==> flow/design.v <==
module BypassFIFO #(
    parameter DATA_WD = 32
) (
    input                       clk,
    input                       rst_n,
    input                       valid_pre_i,     
    input   [DATA_WD-1:0]       data_pre_i,      
    output                      ready_pre_o,     
    output                      valid_post_o,    
    output  [DATA_WD-1:0]       data_post_o,     
    input                       ready_post_i     
);
    reg                     valid_buf; 
    reg     [DATA_WD-1:0]   data_buf;   
    always @(posedge clk or negedge rst_n) begin
        if(!rst_n) begin
            valid_buf <= 1'b0;
        end else if(ready_post_i) begin  
            valid_buf <= 1'b0;
        end else if(ready_pre_o && !ready_post_i) begin
            valid_buf <= valid_pre_i;            
        end 
    end
    always @(posedge clk or negedge rst_n) begin
        if(!rst_n) begin
            data_buf  <= 'b0;
        end else if(ready_pre_o && !ready_post_i) begin
            data_buf  <= data_pre_i;                
        end 
    end
    assign ready_pre_o  = !valid_buf;  
    assign valid_post_o = valid_buf ? valid_buf: valid_pre_i;  
    assign data_post_o  = valid_buf ? data_buf : data_pre_i;
endmodule
module BypassFIFO_wrap #(
    parameter DEPTH = 6,
    parameter DATA_WD = 32
) (
    input                       clk,
    input                       rst_n,
    input                       valid_pre_i,     
    input   [DATA_WD-1:0]       data_pre_i,      
    output                      ready_pre_o,     
    output                      valid_post_o,    
    output  [DATA_WD-1:0]       data_post_o,     
    input                       ready_post_i     
);
    wire [DEPTH:0]      valids; 
    wire [DEPTH:0]      readys;
    wire [DATA_WD-1:0]  data [DEPTH: 0];
    assign valids[0]        = valid_pre_i;
    assign data[0]          = data_pre_i;
    assign ready_pre_o      = readys[0];
    assign valid_post_o     = valids[DEPTH];
    assign data_post_o      = data[DEPTH];
    assign readys[DEPTH]    = ready_post_i;
    genvar i;
    generate
        for (i = 1; i < DEPTH+1; i = i + 1) begin
            BypassFIFO #(
                .DATA_WD     (DATA_WD            )
            ) u_buffer_unit(
                .clk         (clk                ),
                .rst_n       (rst_n              ),
                .valid_pre_i (valids[i-1]        ),
                .data_pre_i  (data[i-1]          ),
                .ready_pre_o (readys[DEPTH-i]    ),
                .valid_post_o(valids[i]          ),
                .data_post_o (data[i]            ),
                .ready_post_i(readys[DEPTH+1-i]  )
            );
        end
    endgenerate
endmodule
`resetall
`timescale 1ns / 1ps
`default_nettype none
module DataInserterStream #(
    parameter DATA_WD = 32,
    parameter DATA_BYTE_WD = DATA_WD / 8
) (
    input                           clk,
    input                           rst,
    input                           s00_axis_tvalid,
    input   [DATA_WD-1 : 0]         s00_axis_tdata,
    input   [DATA_BYTE_WD-1 : 0]    s00_axis_tkeep,
    output                          s00_axis_tready,
    input                           s01_axis_tvalid,
    input   [DATA_WD-1 : 0]         s01_axis_tdata,
    input   [DATA_BYTE_WD-1 : 0]    s01_axis_tkeep,
    input                           s01_axis_tlast,
    output                          s01_axis_tready,
    output                          m_axis_tvalid,
    output  [DATA_WD-1 : 0]         m_axis_tdata,
    output  [DATA_BYTE_WD-1 : 0]    m_axis_tkeep,
    output                          m_axis_tlast,
    input                           m_axis_tready
);
    reg                         header_valid_reg;
    reg [DATA_WD-1 : 0]         header_data_reg ;
    reg [DATA_BYTE_WD-1 : 0]    header_keep_reg ;
    reg                         data_valid_reg;
    reg [DATA_WD-1 : 0]         data_data_reg ;
    reg [DATA_BYTE_WD-1 : 0]    data_keep_reg ;
    reg                         data_last_reg;
    reg                         res_valid_reg;
    reg [DATA_WD-1 : 0]         res_data_reg ;
    reg [DATA_BYTE_WD-1 : 0]    res_keep_reg ;
    reg [DATA_WD-1 : 0]         res_data_shift;
    reg [DATA_BYTE_WD-1 : 0]    res_keep_shift;
    reg [2*DATA_WD-1 : 0]       concat_data;
    reg [2*DATA_BYTE_WD-1 : 0]  concat_keep;
    reg [2*DATA_WD-1 : 0]       concat_data_shift;
    reg [2*DATA_BYTE_WD-1 : 0]  concat_keep_shift;
    integer idx;
    reg send_header_reg;
    reg last_sv_reg;
    reg tlast_gen;
    reg tail_valid_reg;
    always @(posedge clk) begin
        if(rst) begin
            send_header_reg <= 1'b1;
        end else if(m_axis_tvalid && m_axis_tready) begin
            send_header_reg <= m_axis_tlast;
        end
    end
    always @(posedge clk) begin
        if(rst) begin
            last_sv_reg <= 1'b0;
        end else if(s01_axis_tvalid && s01_axis_tready && s01_axis_tlast) begin
            last_sv_reg <= 1'b1;
        end else if(  m_axis_tvalid &&   m_axis_tready &&   m_axis_tlast) begin
            last_sv_reg <= 1'b0;
        end
    end
    always @(posedge clk) begin
        if(rst) begin
            header_valid_reg <= 1'b0;
            header_data_reg  <= 'b0;
            header_keep_reg  <= 'b0;
        end else if(s00_axis_tready) begin
            header_valid_reg <= s00_axis_tvalid;
            header_data_reg  <= s00_axis_tdata;
            header_keep_reg  <= s00_axis_tkeep;
        end else if(m_axis_tready && m_axis_tvalid && m_axis_tlast) begin
            header_valid_reg <= 1'b0;
        end
    end
    always @(posedge clk) begin
        if(rst) begin
            data_valid_reg <= 1'b0;
            data_data_reg  <= 'b0;
            data_keep_reg  <= 'b0;
            data_last_reg  <= 1'b0;
        end else if(s01_axis_tready) begin
            data_valid_reg <= s01_axis_tvalid;
            data_data_reg  <= s01_axis_tdata;
            data_keep_reg  <= s01_axis_tkeep;
            data_last_reg  <= s01_axis_tlast;
        end else if(m_axis_tready && m_axis_tvalid) begin
            if(!last_sv_reg)
                data_valid_reg <= 1'b0;
        end 
    end
    always @(*) begin
        if(rst) begin
            concat_data = 'b0;
            concat_keep = 'b0;
        end else begin
            concat_data = 'b0;
            concat_keep = 'b0;
            if(header_valid_reg && send_header_reg) begin  
                concat_data[2*DATA_WD-1      : DATA_WD]      = header_data_reg;
                concat_keep[2*DATA_BYTE_WD-1 : DATA_BYTE_WD] = header_keep_reg;
            end
            if(res_valid_reg) begin                   
                concat_data[2*DATA_WD-1      : DATA_WD]      = res_data_shift;
                concat_keep[2*DATA_BYTE_WD-1 : DATA_BYTE_WD] = res_keep_shift;            
            end
            if(data_valid_reg && ((header_valid_reg && send_header_reg) | !send_header_reg) && !tail_valid_reg) begin  
                concat_data[DATA_WD-1      : 0]              = data_data_reg;
                concat_keep[DATA_BYTE_WD-1 : 0]              = data_keep_reg;
            end
        end
    end
    always @(*) begin
        concat_data_shift = concat_data;  
        concat_keep_shift = concat_keep;  
        for( idx = 0; idx<DATA_BYTE_WD; idx = idx + 1) begin
            if(!concat_keep_shift[2*DATA_BYTE_WD-1]) begin
                concat_data_shift = concat_data_shift << 8;
                concat_keep_shift = concat_keep_shift << 1;
            end
        end
    end
    always @(posedge clk) begin
        if(rst) begin
            res_valid_reg <= 1'b0;
            res_data_reg  <= 'b0;
            res_keep_reg  <= 'b0;
        end else if(m_axis_tvalid && m_axis_tready) begin
            res_valid_reg <= concat_keep_shift[DATA_BYTE_WD-1];
            res_data_reg  <= concat_data_shift[DATA_WD-1      : 0];
            res_keep_reg  <= concat_keep_shift[DATA_BYTE_WD-1 : 0];
        end
    end
    always @(*) begin
        res_data_shift = res_data_reg;  
        res_keep_shift = res_keep_reg;  
        for( idx = 0; idx<DATA_BYTE_WD-1; idx = idx + 1) begin
            if(!res_keep_shift[0]) begin
                res_data_shift = res_data_shift >> 8;
                res_keep_shift = res_keep_shift >> 1;
            end
        end
    end
    always @(posedge clk) begin
        if(rst) begin
            tail_valid_reg <= 1'b0;
        end else if(last_sv_reg && m_axis_tready && header_valid_reg) begin  
            tail_valid_reg <= concat_keep_shift[DATA_BYTE_WD-1];
        end else if(m_axis_tready && m_axis_tlast) begin
            tail_valid_reg <= 1'b0;
        end
    end  
    always @(*) begin
        if(rst) begin
            tlast_gen = 1'b0;
        end else if(last_sv_reg && m_axis_tready && header_valid_reg) begin  
            tlast_gen = !concat_keep_shift[DATA_BYTE_WD-1];
        end else if(tail_valid_reg && m_axis_tready) begin
            tlast_gen = !concat_keep_shift[DATA_BYTE_WD-1];
        end else begin
            tlast_gen = 1'b0;
        end
    end
    assign s00_axis_tready  = !header_valid_reg | (m_axis_tready && m_axis_tlast);
    assign s01_axis_tready  = !data_valid_reg  | (m_axis_tready && m_axis_tlast) | (m_axis_tready && m_axis_tvalid && !last_sv_reg) ;
    assign m_axis_tdata  = concat_data_shift[2*DATA_WD-1      :      DATA_WD];
    assign m_axis_tvalid = concat_keep_shift[  DATA_BYTE_WD                 ] | m_axis_tlast;
    assign m_axis_tkeep  = concat_keep_shift[2*DATA_BYTE_WD-1 : DATA_BYTE_WD];
    assign m_axis_tlast  = tlast_gen;
endmodule
`resetall
`resetall
`timescale 1ns / 1ps
`default_nettype none
module axi_stream_insert_header #(
    parameter DATA_WD = 32,
    parameter DATA_BYTE_WD = DATA_WD / 8
) (
    input                        clk,
    input                        rst,
    input                        s00_axis_tvalid,
    input   [DATA_WD-1 : 0]      s00_axis_tdata,
    input   [DATA_BYTE_WD-1 : 0] s00_axis_tkeep,
    output                       s00_axis_tready,
    input                        s01_axis_tvalid,
    input   [DATA_WD-1 : 0]      s01_axis_tdata,
    input   [DATA_BYTE_WD-1 : 0] s01_axis_tkeep,
    input                        s01_axis_tlast,
    output                       s01_axis_tready,
    output                       m_axis_tvalid,
    output  [DATA_WD-1 : 0]      m_axis_tdata,
    output  [DATA_BYTE_WD-1 : 0] m_axis_tkeep,
    output                       m_axis_tlast,
    input                        m_axis_tready
);
    wire                        valid_in;
    wire [DATA_WD-1 : 0]        data_in;
    wire [DATA_BYTE_WD-1 : 0]   keep_in;
    wire                        last_in;
    wire                        ready_in;
    BypassFIFO_wrap#(
        .DEPTH       (1                                             ),   
        .DATA_WD     (DATA_WD + DATA_BYTE_WD + 1                    )
    ) u_buffer(
        .clk         (clk                                           ),
        .rst_n       (!rst                                          ),
        .valid_pre_i (s01_axis_tvalid                               ),
        .data_pre_i  ({s01_axis_tdata,s01_axis_tkeep,s01_axis_tlast}),
        .ready_pre_o (s01_axis_tready                               ),
        .valid_post_o(valid_in                                      ),
        .data_post_o ({data_in,keep_in,last_in}                     ),
        .ready_post_i(ready_in                                      )
    );
    DataInserterStream #(
        .DATA_WD        (DATA_WD        ),
        .DATA_BYTE_WD   (DATA_BYTE_WD   )
    ) u_DI(
        .clk            (clk            ),
        .rst            (rst            ),
        .s00_axis_tvalid(s00_axis_tvalid),
        .s00_axis_tdata (s00_axis_tdata ),
        .s00_axis_tkeep (s00_axis_tkeep ),
        .s00_axis_tready(s00_axis_tready),
        .s01_axis_tvalid(valid_in       ),
        .s01_axis_tdata (data_in        ),
        .s01_axis_tkeep (keep_in        ),
        .s01_axis_tlast (last_in        ),
        .s01_axis_tready(ready_in       ),
        .m_axis_tvalid  (m_axis_tvalid  ),
        .m_axis_tdata   (m_axis_tdata   ),
        .m_axis_tkeep   (m_axis_tkeep   ),
        .m_axis_tlast   (m_axis_tlast   ),
        .m_axis_tready  (m_axis_tready  )
    );
endmodule
`resetall
== From RTL to reports: axi_stream_insert_header ==
Tool output for the design above, in the order of the flow.
Lines are those of the file above, counted from 1.
Cell names lack the library's common part.
The mark - stands for no value.

* Design top: axi_stream_insert_header
* Clock port: clk
* Standard-cell library: sky130hd
* Corner: tt_025C_1v80

== After elaboration ==
Source: Yosys, flattened and elaborated, memories not mapped. Widths are those after wreduce. Registers that Yosys merges into a memory's read port (data or address) are not register bits. Print and check cells do not count. Equal cells are merged and count once.

* Elaborated cells: 86
* Output and inout port bits: 40
* Input port bits: 78
* Register bits: 152

* Mux-type cells: 39
* Eq/ne operators: 1
* Reductions and logical operators: 27
* Bitwise logic cells: 5

{| class="wikitable"
|+ Operators by type and width
! kind !! number
|-
| 64-bit 2-to-1 mux || 4
|-
| 32-bit 2-to-1 mux || 8
|-
| 37-bit 2-to-1 mux || 1
|-
| 8-bit 2-to-1 mux || 4
|-
| 4-bit 2-to-1 mux || 8
|-
| 1-bit 2-to-1 mux || 14
|-
| 1-bit logical AND || 13
|-
| 2-bit nonzero test || 5
|-
| 1-bit logical NOT || 8
|-
| 1-bit OR || 5
|-
| 2-bit inequality test (second input constant) || 1
|-
| 2-bit AND reduction || 1
|}

== Depth ==
Longest topological path by Yosys (ltp), each cell counted once; first at word level (registers and memories cut), then after technology mapping (sequential cells cut; the memories' decode and read muxes count).

* Depth in word-level cells: 22
* ABC_AREA: 0
* Gate-level depth with buffers: 12
* Mapped depth without buffers: 8

== After synthesis ==
Yosys stat after the flow's synthesis: flattened, memories mapped to cells. It holds for the ABC_AREA given above (unset counts as 0); a run with the other value may have another netlist.

{| class="wikitable"
|+ Cell types
! cell type !! number !! total area (sq um)
|-
| dfxtp_1 || 113 || 2262.17
|-
| mux2i_1 || 97 || 970.931
|-
| dfrtp_1 || 38 || 950.912
|-
| mux2_2 || 69 || 776.995
|-
| nand2_1 || 188 || 705.677
|-
| a21oi_1 || 92 || 460.442
|-
| buf_4 || 44 || 330.317
|-
| a211oi_1 || 42 || 315.302
|-
| nor2_1 || 58 || 217.709
|-
| nor3_1 || 41 || 205.197
|-
| o21ai_0 || 40 || 200.192
|-
| clkbuf_1 || 47 || 176.419
|-
| a22oi_1 || 20 || 150.144
|-
| buf_2 || 27 || 135.13
|-
| nor2b_1 || 20 || 125.12
|-
| a22o_1 || 9 || 78.826
|-
| o22ai_1 || 12 || 75.072
|-
| o211ai_1 || 9 || 67.565
|}

Other cell types: 55; their cells: 136.

* Buffers: 126
* Flip-flops: 151
* Synthesis area: 0.0092601 sq mm
* Mapped cells: 1102

The figures by module come from a second, unflattened synthesis with its own total; it is not the netlist above.

* Cells (unflattened synthesis): 1113
* Area total of the unflattened synthesis: 0.0095879 sq mm

Each row is one instance without its submodules.

{| class="wikitable"
|+ By module
! module !! times used !! cells !! area (sq mm)
|-
| DataInserterStream || 1 || 989 || 0.0077136
|-
| BypassFIFO #(DATA_WD=37) || 1 || 123 || 0.0018705
|-
| axi_stream_insert_header || 1 || 1 || 0.0000038
|-
| BypassFIFO_wrap || 1 || 0 || 0
|}

== Timing after synthesis ==
Path of least setup slack by OpenSTA after synthesis, without wires, with an ideal clock, recovery checks aside; 20% of the period is set as input and as output delay. Where synthesis merged equal registers, the netlist keeps one of their names.

* Path kind: input-to-output
* From: input port rst
* To: output port m_axis_tdata[21]
* Period: 4.35 ns
* Driving pins on the path: 11
* Data arrival time: 2.871 ns
* Delay of the path: 2.001 ns
* Input delay: 0.870 ns
* Setup slack: 0.609 ns
* Time at the first pin: 0.870 ns
* Data required time: 3.480 ns
* External output delay: 0.870 ns
* Synthesis period reached: 3.741 ns

"delay of the path" is the arrival time less input delay plus setup time.
A path that ends at an output port has no setup time.
"driving pins on the path": output pins that drive a net of the path, with the launching flip-flop's if there is one; two outputs of one cell count as two.
"synthesis period reached" = period - worst setup slack (recovery checks aside). The figure is calculated, with input and output delays left at 20% of the set period.
Between the ends stands the longest chain of elaborated cells between them, by number of cells; it is not shown to be the way that was timed. Of several equally long chains one is given.
Each line given opens the expression or statement behind the cell; cells for indexed reads and writes are added by Yosys, which also makes memories of some case tables.

* Path through: buf_2 -> inv_1 -> buf_2 -> a22oi_1 -> clkbuf_1 -> clkbuf_1 -> nand2_1 -> nand4_1 -> a21boi_0 -> o221ai_1 -> buf_4
* Cells in the longest elaborated chain: 5

{| class="wikitable"
|+ Ends and longest elaborated chain, after synthesis
! what !! line !! text
|-
| start: declaration || 253 || <nowiki>input                        rst,</nowiki>
|-
| 32-bit 2-to-1 mux || 166 || <nowiki>if(rst) begin</nowiki>
|-
| 64-bit 2-to-1 mux (4 in a row) || 190 || <nowiki>if(!concat_keep_shift[2*DATA_BYTE_WD-1]) begin</nowiki>
|-
| end: declaration || 264 || <nowiki>output  [DATA_WD-1 : 0]      m_axis_tdata,</nowiki>
|}

Some nets on the timed path still bear RTL names; the line given drives or declares the net.

{| class="wikitable"
|+ Nets with RTL names, path after synthesis
! signal !! line
|-
| u_DI.concat_data_shift[53] || 190
|}

== Timing after layout ==
From the final timing report of flow run B: the path of least setup slack in the routed layout; clock arrival at registers is part of the times.

* Path kind: reg-to-output
* From: register u_DI.res_valid_reg
* To: output port m_axis_tdata[9]
* Setup slack: -0.08 ns
* Data required time: 2.90 ns
* Time at the first pin: 0.44 ns
* External output delay: 0.72 ns
* Driving pins on the path: 13
* Data arrival time: 2.98 ns
* Period: 3.62 ns

Between the ends stands the longest chain of elaborated cells between them, by number of cells; it is not shown to be the way that was timed. Of several equally long chains one is given.

* Path through: dfxtp_4 -> buf_6 -> and4b_2 -> a22o_4 -> buf_4 -> buf_4 -> mux2i_2 -> o22ai_2 -> buf_4 -> buf_4 -> o22ai_2 -> a21oi_1 -> dlygate4sd2_1
* Cells in the longest elaborated chain: 6

{| class="wikitable"
|+ Ends and longest elaborated chain, after layout
! what !! line !! text
|-
| start: declaration || 106 || <nowiki>reg                         res_valid_reg;</nowiki>
|-
| start: assignment || 198 || <nowiki>res_valid_reg <= 1'b0;</nowiki>
|-
| start: assignment || 202 || <nowiki>res_valid_reg <= concat_keep_shift[DATA_BYTE_WD-1];</nowiki>
|-
| 4-bit 2-to-1 mux || 176 || <nowiki>if(res_valid_reg) begin</nowiki>
|-
| 4-bit 2-to-1 mux || 166 || <nowiki>if(rst) begin</nowiki>
|-
| 64-bit 2-to-1 mux (4 in a row) || 190 || <nowiki>if(!concat_keep_shift[2*DATA_BYTE_WD-1]) begin</nowiki>
|-
| end: declaration || 264 || <nowiki>output  [DATA_WD-1 : 0]      m_axis_tdata,</nowiki>
|}

Data sheet: physical implementation of axi_stream_insert_header

2 stored runs of axi_stream_insert_header in the flow (synthesis by Yosys, layout by OpenROAD, sky130hd cells), in arbitrary order. Constraints: input delay and output delay 20% of the set period each, output load 0.01 pF.
"clock period achieved" means the clock period less the worst setup slack. The figure is calculated, with input and output delays left at 20% of the set period.
"power": no workload was simulated; the value follows from the tool's default switching activity.

=== Flow run A ===
{| class="wikitable"
! Setting !! Value
|-
| period_ns || 4.02
|-
| CORE_UTILIZATION || 47
|-
| PLACE_DENSITY_LB_ADDON || 0.02
|-
| CELL_PAD_IN_SITES_DETAIL_PLACEMENT || 2
|-
| CTS_CLUSTER_SIZE || 61
|-
| SLEW_MARGIN || 25
|-
| MIN_ROUTING_LAYER || met1
|-
| CAP_MARGIN || 20
|-
| CORE_MARGIN || 2
|}
No final report: placement broke off with DPL-0033.

=== Flow run B ===
{| class="wikitable"
! Setting !! Value
|-
| period_ns || 3.62
|-
| CORE_UTILIZATION || 62
|-
| CAP_MARGIN || 20
|-
| CORE_MARGIN || 2
|-
| SLEW_MARGIN || 20
|-
! Result !! Value
|-
| Mapped cell area after synthesis || 0.0092601 sq mm
|-
| Lowest setup slack || -0.082 ns
|-
| Clock period achieved || 3.702 ns
|-
| Area of the standard cells in the finished layout || 0.0122017 sq mm
|-
| Power || 0.004943 W
|-
| Die size || 0.015929 sq mm
|-
| Setup total negative slack || -0.091 ns
|}
